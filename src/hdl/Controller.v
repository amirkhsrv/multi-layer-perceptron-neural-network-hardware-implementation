==> flow/design.v <==
module Controller (
	input clk, rst,
	input start,
	output reg finish,
	output reg layer_sel,
	output reg input_en,
	output [2:0] input_sel,
	output pu_res_en1,
	output pu_res_en2,
	output [1:0] pu_res_w_addr,
	output [4:0] addrW1,
	output [2:0] addrW2,
	output [1:0] addrB1,
	output addrB2,
	output treeAdd_bias_sel,
	output pipe_regs_flush,
	input results_ready,
	input mem_ready);
	reg [2:0] ns, ps;
	reg last_neuron_batch;
	reg flush;
	localparam [2:0] Idle = 3'd0, Init = 3'd1, Layer1 = 3'd2, Siwtch = 3'd3, Layer2 = 3'd4, Flush_Compare = 3'd5;
	always@(posedge clk, posedge rst) begin
		if(rst) ps = 3'b000;
		else ps <= ns;
	end
	always@(ps, results_ready, mem_ready, start)begin
		{layer_sel, input_en, flush, finish} = 4'd0;
		case(ps)
			Idle: {finish, input_en} = start ? 2'b01 : 2'b10;
			Init: flush = mem_ready ? 1'b0 : 1'b1;
			Siwtch: {layer_sel, flush} = 2'b11;
			Layer2: layer_sel = 1'b1;
			Flush_Compare: {layer_sel, flush} = 2'b11;
		endcase
	end
	always@(ps, results_ready, mem_ready, start)begin
		ns = Idle;
		case(ps)
			Idle: ns = start ? Init : Idle;
			Init: ns = mem_ready ? Layer1 : Init;
			Layer1: ns = results_ready & last_neuron_batch ? Siwtch : Layer1;
			Siwtch: ns = Layer2;
			Layer2: ns = results_ready & last_neuron_batch ? Flush_Compare : Layer2;
			Flush_Compare: ns = Idle;
		endcase
	end
	wire [2:0] N_P_itr1;
	wire [1:0] B_N_itr1, N_R_addr;
	wire [1:0] N_P_itr2;
	wire B_N_itr2, N_P_co1, B_N_co1, N_P_co2, B_N_co2, N_R_addr_co;
	Counter #(3) neuron_process_iterator1(clk, rst, ~results_ready, 1'b1, flush, 3'd0, N_P_itr1, N_P_co1);
	Counter #(2) batch_neurons_iterator1(clk, rst, N_P_co1, 1'b1, flush, 2'd0, B_N_itr1, B_N_co1);
	Counter #(2) neuron_process_iterator2(clk, rst, ~results_ready, 1'b1, flush, 2'd0, N_P_itr2, N_P_co2);
	Counter #(1) batch_neurons_iterator2(clk, rst, N_P_co2, 1'b1, flush, 1'd0, B_N_itr2, B_N_co2);
	Counter #(2) neurons_res_addr_count(clk, rst, results_ready, 1'b1, flush, 2'd0, N_R_addr, N_R_addr_co);
	assign addrW1 = {B_N_itr1, N_P_itr1};
	assign addrW2 = {B_N_itr2, N_P_itr2};
	assign addrB1 = B_N_itr1;
	assign addrB2 = B_N_itr2;
	assign input_sel = (layer_sel) ? N_P_itr2 : N_P_itr1;
	assign treeAdd_bias_sel = (layer_sel) ? N_P_co2 : N_P_co1;
	assign pipe_regs_flush = flush;
	assign pu_res_w_addr = N_R_addr;
	assign pu_res_en1 = results_ready & ~layer_sel;
	assign pu_res_en2 = results_ready & layer_sel;
	always @(posedge clk, posedge rst) begin
		if(rst) last_neuron_batch <= 1'b0;
		else if(flush) last_neuron_batch <= 1'b0;
		else if((B_N_co1 & ~layer_sel | B_N_co2 & layer_sel) & results_ready) last_neuron_batch <= 1'b1;
	end
endmodule
module Counter #(parameter N=8) (clk, rst, enable, mode, load_en, PL, Q, c_out);
    input clk, rst, load_en, mode, enable;
    input [N-1:0] PL;
    output reg [N-1:0] Q;
    output c_out;
    always @(posedge clk, posedge rst) begin
        if(rst) Q <= N'('d0);
        else if(load_en) Q <= PL;
        else if(enable) Q <= (mode) ? Q + N'('d1) : Q - N'('d1);
    end
    assign c_out = &Q;
endmodule
Step by step through the tools: Controller
The steps from the RTL of Controller to its reports follow in flow order.
Lines are those of the file above, counted from 1.
Cell names lack the library's common part.
A cell with -- has no value.
- top module: Controller
- clock input: clk
- library: sky130hd
- timing corner: tt_025C_1v80

Elaborated design
Source: Yosys, flattened and elaborated, memories not mapped. Widths are those after wreduce. Registers that Yosys merges into a memory's read port (data or address) are not register bits. Print and check cells do not count.
- register bits at 14
- output and inout bits at 23
- noted bits of input ports: 5
- noted elaborated cells: 61
- noted bitwise logic cells: 8
- noted mux-type cells: 25
- noted add/subtract/negate cells: 5
- reduce/logical cells: 10
- noted equality and inequality tests: 6
- operators by type and width (kind ; count):
    two-way mux 2 bit ; 8
    case mux 3 bit (select 5 bit) ; 1
    two-way mux 1 bit ; 12
    two-way mux 3 bit ; 3
    nonzero test 2 bit ; 4
    bitwise AND 1 bit ; 6
    adder 2 x 1 -> 2 bit (second input constant) ; 3
    == test 3 x 2 -> 1 bit (second input constant) ; 2
    == test 3 bit (second input constant) ; 2
    AND reduction 2 bit ; 2
    adder 3 x 1 -> 3 bit (second input constant) ; 1
    == test 3 x 1 -> 1 bit (second input constant) ; 1
    logical NOT 3 bit ; 1
    AND reduction 3 bit ; 1
    OR reduction 3 bit ; 1
    != test 2 x 1 -> 1 bit (second input constant) ; 1
    OR reduction 2 bit ; 1
    case mux 1 bit (select 2 bit) ; 1
    adder 1 bit (second input constant) ; 1
    OR 1 bit ; 1
    inverter 1 bit ; 1

Logic depth
Depth = most cells in a row (Yosys ltp): at word level without a register or memory, in the mapped netlist without a sequential cell, where the memories' decode and read muxes count.
- word-level depth at 9
- ABC_AREA at 0
- depth in mapped cells at 4
- noted gate-level depth less buffers: 4

Synthesis result
Source: synth_stat.txt of the flow (Yosys; design flattened, memories mapped). It holds for the ABC_AREA given above (unset counts as 0); a run with the other value may have another netlist.
The area totals of this step are shown rounded.
- chip area (Yosys) at 0.0008183 mm2
- sequential part of the area at 0.0004267 mm2
- noted mapped flip-flops: 17
- noted cells in the netlist: 79
- buffers: 5
- cell types (cell ; count ; area in all (um2)):
    dfrtp_1 ; 16 ; 400.384
    nand2_1 ; 15 ; 56.304
    ha_1 ; 4 ; 50.048
    nor2_1 ; 12 ; 45.043
    mux2i_1 ; 4 ; 40.038
    dfstp_2 ; 1 ; 26.275
    xnor2_1 ; 3 ; 26.275
    xor2_1 ; 3 ; 26.275
    and2_2 ; 3 ; 22.522
    buf_4 ; 3 ; 22.522
    nor3_4 ; 1 ; 16.266
    a211oi_2 ; 1 ; 12.512
    and3_1 ; 2 ; 12.512
    inv_1 ; 3 ; 11.261
    buf_2 ; 2 ; 10.01
    a22o_1 ; 1 ; 8.758
    a21o_1 ; 1 ; 7.507
    nand2b_1 ; 1 ; 6.256
Other cell types: 3; their cells: 3.
By module: a second synthesis without flattening, with its own total; a netlist apart from the flattened one above.
- noted cells (unflattened synthesis): 113
- area (unflattened synthesis): 0.001006 mm2
Rows give one instance, submodules left out.
- by module (module ; sequential area (mm2) ; area (mm2) ; times used ; cells):
    Controller ; 0.0001764 ; 0.0003829 ; 1 ; 45
    Counter (N=2) ; 0.00005 ; 0.0001251 ; 3 ; 14
    Counter (N=3) ; 0.0000751 ; 0.0001939 ; 1 ; 20
    Counter (N=1) ; 0.000025 ; 0.0000538 ; 1 ; 6

Timing after synthesis
Path of least setup slack by OpenSTA after synthesis, without wires, with an ideal clock, recovery checks aside; 20% of the period is set as input and as output delay. Where synthesis merged equal registers, the netlist keeps one of their names.
- path type: register to output
- start: register ps
- end: output port pu_res_en2
- buffers on the path at 0
- stages at 4
- period: 1.75 ns
- required time at 1.400 ns
- delay of the path at 1.038 ns
- launch time at the first pin: 0.000 ns
- setup slack at 0.362 ns
- noted external output delay: 0.350 ns
- arrival time at 1.038 ns
- period reached after synthesis at 1.388 ns
"delay of the path" is the arrival time less input delay plus setup time.
At an output port there is no setup time.
"stages" counts driving pins, that of a launching flip-flop among them; a cell with two outputs on the path counts twice.
"period reached after synthesis" is the clock period less the worst setup slack; recovery checks do not enter. This is arithmetic on one report: input and output delays are still those of the set period (20% each).
An end named without its bit number is one bit of that signal or, where synthesis recoded a state register, one of its new flip-flops.
Between the ends stands the longest chain of elaborated cells between them, by number of cells; it is not shown to be the way that was timed. Of several equally long chains one is given.
Each line given opens the expression or statement behind the cell; cells for indexed reads and writes are added by Yosys, which also makes memories of some case tables.
- path through: dfrtp_1 > nor3_4 > inv_1 > and2_2
- cells in the longest elaborated chain at 4
- elaborated cells on any way between the ends: 6
- classes of those cells: 3 x eq/ne; 1 x mux; 1 x logic; 1 x reduce/logical
- ends and longest elaborated chain, after synthesis (what ; RTL line ; source):
    start: declaration ; 19 ; reg [2:0] ns, ps;
    start: assignment ; 24 ; if(rst) ps = 3'b000;
    start: assignment ; 25 ; else ps <= ns;
    == test 3 bit ; 29 ; case(ps)
    OR reduction 3 bit ; -- ;
    two-way mux 1 bit ; 29 ;
    bitwise AND 1 bit ; 66 ; assign pu_res_en2 = results_ready & layer_sel;
    end: declaration ; 9 ; output pu_res_en2,
Nets of the timed path that keep an RTL name, with a line that drives or declares them; the list need not be complete.
- named nets, after synthesis (signal ; RTL line):
    layer_sel ; 29

Timing after layout
Path of least setup slack in the final report of run 2 (OpenROAD, finished layout, wires in). Where an end is a register, its clock arrival counts in the times.
- path type: register to output
- start: register ps
- end: output port pu_res_en1
- stages at 6
- period: 1.31 ns
- setup slack at -0.37 ns
- noted external output delay: 0.26 ns
- arrival time at 1.42 ns
- required time at 1.05 ns
- buffers on the path at 3
- launch time at the first pin: 0.27 ns
An end named without its bit number is one bit of that signal or, where synthesis recoded a state register, one of its new flip-flops.
Between the ends stands the longest chain of elaborated cells between them, by number of cells; it is not shown to be the way that was timed. Of several equally long chains one is given.
- path through: dfrtp_1 > nor3_4 > buf_6 > buf_6 > and2_4 > buf_6
- cells in the longest elaborated chain at 5
- elaborated cells on any way between the ends: 7
- classes of those cells: 3 x eq/ne; 1 x mux; 2 x logic; 1 x reduce/logical
- ends and longest elaborated chain, post-layout (what ; RTL line ; source):
    start: declaration ; 19 ; reg [2:0] ns, ps;
    start: assignment ; 24 ; if(rst) ps = 3'b000;
    start: assignment ; 25 ; else ps <= ns;
    == test 3 bit ; 29 ; case(ps)
    OR reduction 3 bit ; -- ;
    two-way mux 1 bit ; 29 ;
    inverter 1 bit ; 65 ; assign pu_res_en1 = results_ready & ~layer_sel;
    bitwise AND 1 bit ; 65 ;
    end: declaration ; 8 ; output pu_res_en1,

Module Controller, platform sky130hd: 2 stored runs of the flow (Yosys, OpenROAD) with differing settings, in no particular order. Input and output delays are each 20% of the period that was set; the output load is 0.01 pF.
By "clock period reached" is meant the clock period of the run minus its worst setup slack. This is arithmetic on one report: input and output delays are still those of the set period (20% each).
"time on the worst setup path" is the time allowed to the run's worst setup path (the clock period less input and output delay, where it has them) less its slack. Clock arrival times count: a late capture clock shortens it, a late launch clock lengthens it.
"power consumption": no workload was simulated; the value follows from the tool's default switching activity.
The measured numbers are rounded.

Run 1
Settings were period_ns = 1.65; CORE_UTILIZATION = 67; PLACE_DENSITY_LB_ADDON = 0.03; CORE_ASPECT_RATIO = 1.56; CELL_PAD_IN_SITES_DETAIL_PLACEMENT = 1; GPL_TIMING_DRIVEN = 1; CAP_MARGIN = 25; MAX_ROUTING_LAYER = met4; CORE_MARGIN = 2; SLEW_MARGIN = 20
- incomplete, floorplanning halted on PDN-0185

Run 2
Settings were period_ns = 1.31; SETUP_SLACK_MARGIN = -0.08; CAP_MARGIN = 20; CORE_MARGIN = 2; CORE_UTILIZATION = 40; SLEW_MARGIN = 20
- chip area in the Yosys report: 0.0008183 mm2
- full die area at 0.002424 mm2
- standard-cell area after layout: 0.001371 mm2
- post-layout utilization at 70.6%
- noted the smallest setup slack: -0.370 ns
- summed negative setup slack at -2.779 ns
- noted the power consumption: 2.417 mW
- noted the clock period reached: 1.680 ns
- noted the time on the worst setup path: 1.42 ns
- worst path kind: register to output
